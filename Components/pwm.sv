==> flow/design.v <==
module adder_1(a, b, c_in, sum, c_out);
input wire a, b, c_in;
output logic sum, c_out;
always_comb begin : adder_gates
  c_out = ( c_in & (a | b) ) | (a & b);
  sum = (a ^ b) ^ c_in;
end
endmodule
`default_nettype none
module adder_n(a, b, c_in, sum, c_out);
parameter N = 2;
input  wire [N-1:0] a, b;
input wire c_in;
output logic [N-1:0] sum;
output wire c_out;
wire [N:0] carries;
assign carries[0] = c_in;
assign c_out = carries[N];
generate
  genvar i;
  for(i = 0; i < N; i++) begin : ripple_carry
    adder_1 ADDER (
      .a(a[i]),
      .b(b[i]),
      .c_in(carries[i]),
      .sum(sum[i]),
      .c_out(carries[i+1])
    );
  end
endgenerate
endmodule
`default_nettype none
module comparator_lt(a, b, out);
parameter N = 32;
input wire signed [N-1:0] a, b;
output logic out;
logic [N-1:0] not_b;
always_comb not_b = ~b;
wire c_out;
wire [N-1:0] difference; 
adder_n #(.N(N)) SUBTRACTOR(
  .a(a), .b(not_b), .c_in(1'b1),
  .c_out(c_out), .sum(difference[N-1:0])
);
mux4 #(.N(1)) LT_MUX(
  .s({a[31], b[31]}),  
  .in0(difference[N-1]), .in1(1'b0), .in2(1'b1), .in3(difference[N-1]),
  .out(out)
);
endmodule
`default_nettype none
module mux2(in0, in1, s, out);
parameter N=32;
input wire [N-1:0] in0, in1;
input wire s;
output logic [N-1:0] out;
always_comb out = s ? in1 : in0;
endmodule
`default_nettype none
module mux4(in0, in1, in2, in3, s, out);
parameter N=32;
input wire [N-1:0] in0, in1, in2, in3;
input wire [1:0] s;
output logic [N-1:0] out;
logic [N-1:0] mid1, mid2;
mux2 mux2_a (
    .in0(in0),
    .in1(in1),
    .s(s[0]),
    .out(mid1)
);
mux2 mux2_b (
    .in0(in2),
    .in1(in3),
    .s(s[0]),
    .out(mid2)
);
always_comb out = s[1] ? mid2 : mid1;
endmodule
module pwm(clk, rst, ena, step, duty, out);
parameter N = 8;
input wire clk, rst;
input wire ena;  
input wire step;  
input wire [N-1:0] duty;  
output logic out;
wire [N-1:0] counter, next_counter;
wire comparator;
comparator_lt #(.N(N)) COMPARATOR (.a(counter), .b(duty), .out(comparator));
adder_n #(.N(N)) ADDER (
  .a(counter), .b(1), .c_in(1'b0), .c_out(), .sum(next_counter)
);
register #(.N(N)) COUNTER_REGISTER (
  .clk(clk), .rst(rst), .ena(step), .d(next_counter), .q(counter)
);
always_comb begin
  out = ena & ( comparator | &counter );
end
endmodule
`timescale 1ns/1ps
`default_nettype none
module register(clk, ena, rst, d, q);
parameter N = 1;
parameter RESET_VALUE = 0;  
input wire clk, ena, rst;
input wire [N-1:0] d;
output logic [N-1:0] q;
always_ff @(posedge clk)
    if(rst) q <= 0;
    else if(ena) q <= d;
    else q <= q;
endmodule
======== Reports on pwm ========
Tool output for the design above, in the order of the flow.
Lines are those of the file above, counted from 1.
Operators: Yosys type, input widths -> output width; for muxes data width and select width s.
Library cell names are shortened.
The mark - stands for no value.
set-up
  top module .............................. pwm
  clock input ............................. clk
  library ................................. sky130hd
  corner .................................. tt_025C_1v80

======== Word level ========
Counts by Yosys on the flattened word-level netlist (proc, flatten, opt, wreduce; memories kept). Register bits leave out memories and registers merged into their read ports (data or address); mux counts leave out enables and synchronous resets folded into registers. Print and check cells are left out. Cells with the same type and inputs are merged into one.
bit counts
  register bits after elaboration ......... 8
  latch bits .............................. 0
  RAM bits ................................ 0
  bits in read-only memories .............. 0
  clocked read ports x word width ......... 0
  memories ................................ 0
  input port bits ......................... 12
  output and inout port bits .............. 1
  word-level cells ........................ 48
operators by class
  add/subtract/negate cells ............... 0
  multiply operators ...................... 0
  divide/modulo/power cells ............... 0
  order comparisons ....................... 0
  eq/ne operators ......................... 0
  shift operators ......................... 0
  multiplexer cells ....................... 0
  bitwise gates (word level) .............. 46
  reduce/logical cells .................... 1
operators by type and width
  cell              number
  $and 1x1->1       20
  $or 1x1->1        15
  $xor 1x1->1       9
  $not 8->8         1
  $reduce_and 8->1  1
  $not 1->1         1

======== Longest topological paths ========
Yosys ltp: most cells in a row. Word level: on the elaborated netlist, between registers, memories and ports. Mapped: between sequential cells and ports; inverters and the memories' decode and read muxes count.
depth
  word-level depth ........................ 18
  ABC_AREA ................................ 0
  gate-level depth with buffers ........... 9
  mapped depth without buffers ............ 9

======== Synthesis result ========
The flow's flattened synthesis, as Yosys stat reports it; memories are mapped. The netlist is that of the ABC_AREA named above (0 if unset); the other value can give another one.
Totals and module areas in this step are rounded.
cell types
  type       number
  dfxtp_1    8
  ha_1       6
  mux2i_1    6
  nor2_1     10
  inv_1      5
  a2bb2oi_1  2
  and4_1     2
  xnor2_1    2
  nand3_1    3
  maj3_2     1
  a222oi_1   1
  nor3_2     1
  o311ai_0   1
  xor2_1     1
  nand2_1    2
  nand2b_1   1
  nand4_1    1
  o22ai_1    1
Other cell types: 4; their cells: 4.
mapped netlist
  standard cells after synthesis .......... 58
  synthesis area .......................... 512 um^2
  sequential area ......................... 160 um^2
  mapped flip-flops ....................... 8
  buffers ................................. 2
By module: a second synthesis without flattening, with its own total; a netlist apart from the flattened one above.
unflattened totals
  cell total of the unflattened synthesis .. 132
  area (unflattened synthesis) ............ 1780 um^2
Each row is one instance without its submodules.
by module
  module                instances  cells  area (um^2)
  mux2                  2          36     544
  adder_1               16         1      20.0
  register #(N=8)       1          26     285
  comparator_lt #(N=8)  1          10     37.5
  pwm                   1          6      31.3
  mux4 #(N=1)           1          2      18.8
  adder_n #(N=8)        2          0      0.0

======== Worst setup path after synthesis ========
Source: OpenSTA report_checks on the synthesized netlist (no wires, ideal clock, input and output delay 20% of the period each), path of least setup slack; recovery checks are left aside. Register names are those of the netlist, which keeps one name where synthesis merged equal registers.
timing after synthesis
  kind .................................... register to register
  from .................................... register COUNTER_REGISTER.q[1]
  to ...................................... register COUNTER_REGISTER.q[6]
  clock period ............................ 2.11 ns
  library setup time ...................... 0.124 ns
  launch time at the first pin ............ 0.000 ns
  arrival ................................. 1.610 ns
  path slack .............................. 0.376 ns
  path delay .............................. 1.734 ns
  stages on the path ...................... 9
  buffers on the path ..................... 0
  synthesis period reached ................ 1.734 ns
"path delay" = arrival - input delay + setup time.
"stages on the path": output pins that drive a net of the path, with the launching flip-flop's if there is one; two outputs of one cell count as two.
"synthesis period reached" is the clock period less the worst setup slack; recovery checks do not enter. This is arithmetic on one report: input and output delays are still those of the set period (20% each).
Between the ends stands the longest chain of elaborated cells between them, by number of cells; it is not shown to be the way that was timed. Of several equally long chains one is given.
Each line given opens the expression or statement behind the cell; cells for indexed reads and writes are added by Yosys, which also makes memories of some case tables.
At most two assigning lines are given for a register; there are more.
between the ends, after synthesis
  path through ............................ dfxtp_1 -> ha_1 -> ha_1 -> ha_1 -> ha_1 -> ha_1 -> ha_1 -> mux2i_1 -> nor2_1
  cells in the longest elaborated chain ... 6
  elaborated cells between the ends (all ways) .. 6
  RTL lines with such cells ............... 2
  those cells by class .................... 6 x logic
ends and longest elaborated chain, after synthesis
  item                line  text
  start: declaration  107   output logic [N-1:0] q;
  start: assignment   110   else if(ena) q <= d;
  start: assignment   111   else q <= q;
  $and 1x1->1 x5      5     c_out = ( c_in & (a | b) ) | (a & b);
  $xor 1x1->1         6     sum = (a ^ b) ^ c_in;
  end: assignment     110
  end: assignment     111
  end: declaration    107
Nets of the timed path that keep an RTL name, with a line that drives or declares them; the list need not be complete.
nets with RTL names, path after synthesis
  net                              line
  ADDER.ripple_carry[6].ADDER.sum  6

======== Timing after layout ========
Path of least setup slack in the final report of run 1 (OpenROAD, finished layout, wires in). Where an end is a register, its clock arrival counts in the times.
timing after layout
  kind .................................... register to output
  from .................................... register COUNTER_REGISTER.q[1]
  to ...................................... output port out
  clock period ............................ 1.49 ns
  output delay ............................ 0.30 ns
  launch time at the first pin ............ 0.28 ns
  arrival ................................. 1.71 ns
  path slack .............................. -0.52 ns
  stages on the path ...................... 7
  buffers on the path ..................... 1
Between the ends stands the longest chain of elaborated cells between them, by number of cells; it is not shown to be the way that was timed. Of several equally long chains one is given.
At most two assigning lines are given for a register; there are more.
between the ends, after layout
  path through ............................ dfxtp_2 -> ha_4 -> and4_1 -> nand4_1 -> and4_1 -> nor3_2 -> buf_2
  cells in the longest elaborated chain ... 16
  elaborated cells between the ends (all ways) .. 18
  RTL lines with such cells ............... 3
  those cells by class .................... 17 x logic; 1 x reduce/logical
ends and longest elaborated chain, after layout
  item                line  text
  start: declaration  107   output logic [N-1:0] q;
  start: assignment   110   else if(ena) q <= d;
  start: assignment   111   else q <= q;
  $or 1x1->1          5     c_out = ( c_in & (a | b) ) | (a & b);
  $and 1x1->1         5
  $or 1x1->1          5
  $and 1x1->1         5
  $or 1x1->1          5
  $and 1x1->1         5
  $or 1x1->1          5
  [2 not listed]      -
  $and 1x1->1         5
  $or 1x1->1          5
  $and 1x1->1         5
  $or 1x1->1          5
  $xor 1x1->1         6     sum = (a ^ b) ^ c_in;
  $or 1x1->1          97    out = ena & ( comparator | &counter );
  $and 1x1->1         97
  end: declaration    86    output logic out;

FLOW RESULTS
============

Module pwm, platform sky130hd: 2 stored runs of the flow (Yosys, OpenROAD) with differing settings, in no particular order. Input and output delays are each 20% of the period that was set; the output load is 0.01 pF.
"clock period achieved" is the run's clock period less its worst setup slack. It is reckoned from that one timing run; input and output delays stay at 20% of the period that was set.
By "time of the worst setup path" is meant the share of the clock period that the worst setup path is allowed (20% is reserved at inputs, 20% at outputs), minus its slack. Clock arrival times at its registers enter into it.
By "total power after layout" is meant OpenSTA's value without simulated activity: inputs other than the clock are taken to toggle once in ten clock periods, and the tool carries that through the logic.
Measured values are rounded.

======== run 1 ========
==> flow/run.sh <==
#!/bin/bash
# the make line also repeats the synthesis and layout settings of config.mk as NAME=value (left out here)
make -C /OpenROAD-flow-scripts/flow DESIGN_CONFIG=/design/flow/config.mk WORK_HOME=/design/flow/orfs CLKGATE_MAP_FILE= finish
==> flow/config.mk <==
export PLATFORM = sky130hd
export DESIGN_NAME = pwm
export DESIGN_NICKNAME = pwm
export VERILOG_FILES = /design/flow/design.v
export SDC_FILE = /design/flow/constraint.sdc
export NUM_CORES = 4
export LEC_CHECK = 0
export CAP_MARGIN = 25
export CORE_MARGIN = 2
export CORE_UTILIZATION = 53
export CTS_CLUSTER_DIAMETER = 207
export CTS_CLUSTER_SIZE = 83
export GPL_TIMING_DRIVEN = 1
export MAX_ROUTING_LAYER = met4
export MIN_ROUTING_LAYER = met1
export PLACE_DENSITY = 0.36
export SETUP_SLACK_MARGIN = 0.07
export SLEW_MARGIN = 20
export TNS_END_PERCENT = 75
==> flow/constraint.sdc <==
create_clock -name core_clock -period 1.49 [get_ports {clk}]
set_input_delay 0.2980 -clock core_clock [delete_from_list [all_inputs] [get_ports {clk}]]
set_output_delay 0.2980 -clock core_clock [all_outputs]
set_load 0.01 [all_outputs]

-------- measured, run 1 --------
  netlist area reported by Yosys .......... 512 um^2
  die size ................................ 1230 um^2
  standard-cell area after routing ........ 863 um^2
  utilization of the finished layout ...... 95.0 %
  setup slack of the worst path ........... -0.519 ns
  summed negative setup slack ............. -1.38 ns
  worst hold slack after layout ........... 0.652 ns
  total power after layout ................ 0.000497 W
  clock period achieved ................... 2.009 ns
  time of the worst setup path ............ 1.71 ns
  critical path kind ...................... register to output

======== run 2 ========
==> flow/run.sh <==
#!/bin/bash
# the make line also repeats the synthesis and layout settings of config.mk as NAME=value (left out here)
make -C /OpenROAD-flow-scripts/flow DESIGN_CONFIG=/design/flow/config.mk WORK_HOME=/design/flow/orfs CLKGATE_MAP_FILE= finish
==> flow/config.mk <==
export PLATFORM = sky130hd
export DESIGN_NAME = pwm
export DESIGN_NICKNAME = pwm
export VERILOG_FILES = /design/flow/design.v
export SDC_FILE = /design/flow/constraint.sdc
export NUM_CORES = 4
export LEC_CHECK = 0
export CAP_MARGIN = 20
export CORE_MARGIN = 2
export CORE_UTILIZATION = 65
export SLEW_MARGIN = 20
==> flow/constraint.sdc <==
create_clock -name core_clock -period 1.88 [get_ports {clk}]
set_input_delay 0.3760 -clock core_clock [delete_from_list [all_inputs] [get_ports {clk}]]
set_output_delay 0.3760 -clock core_clock [all_outputs]
set_load 0.01 [all_outputs]

-------- run 2 --------
  not finished: floorplanning ended with error PDN-0185
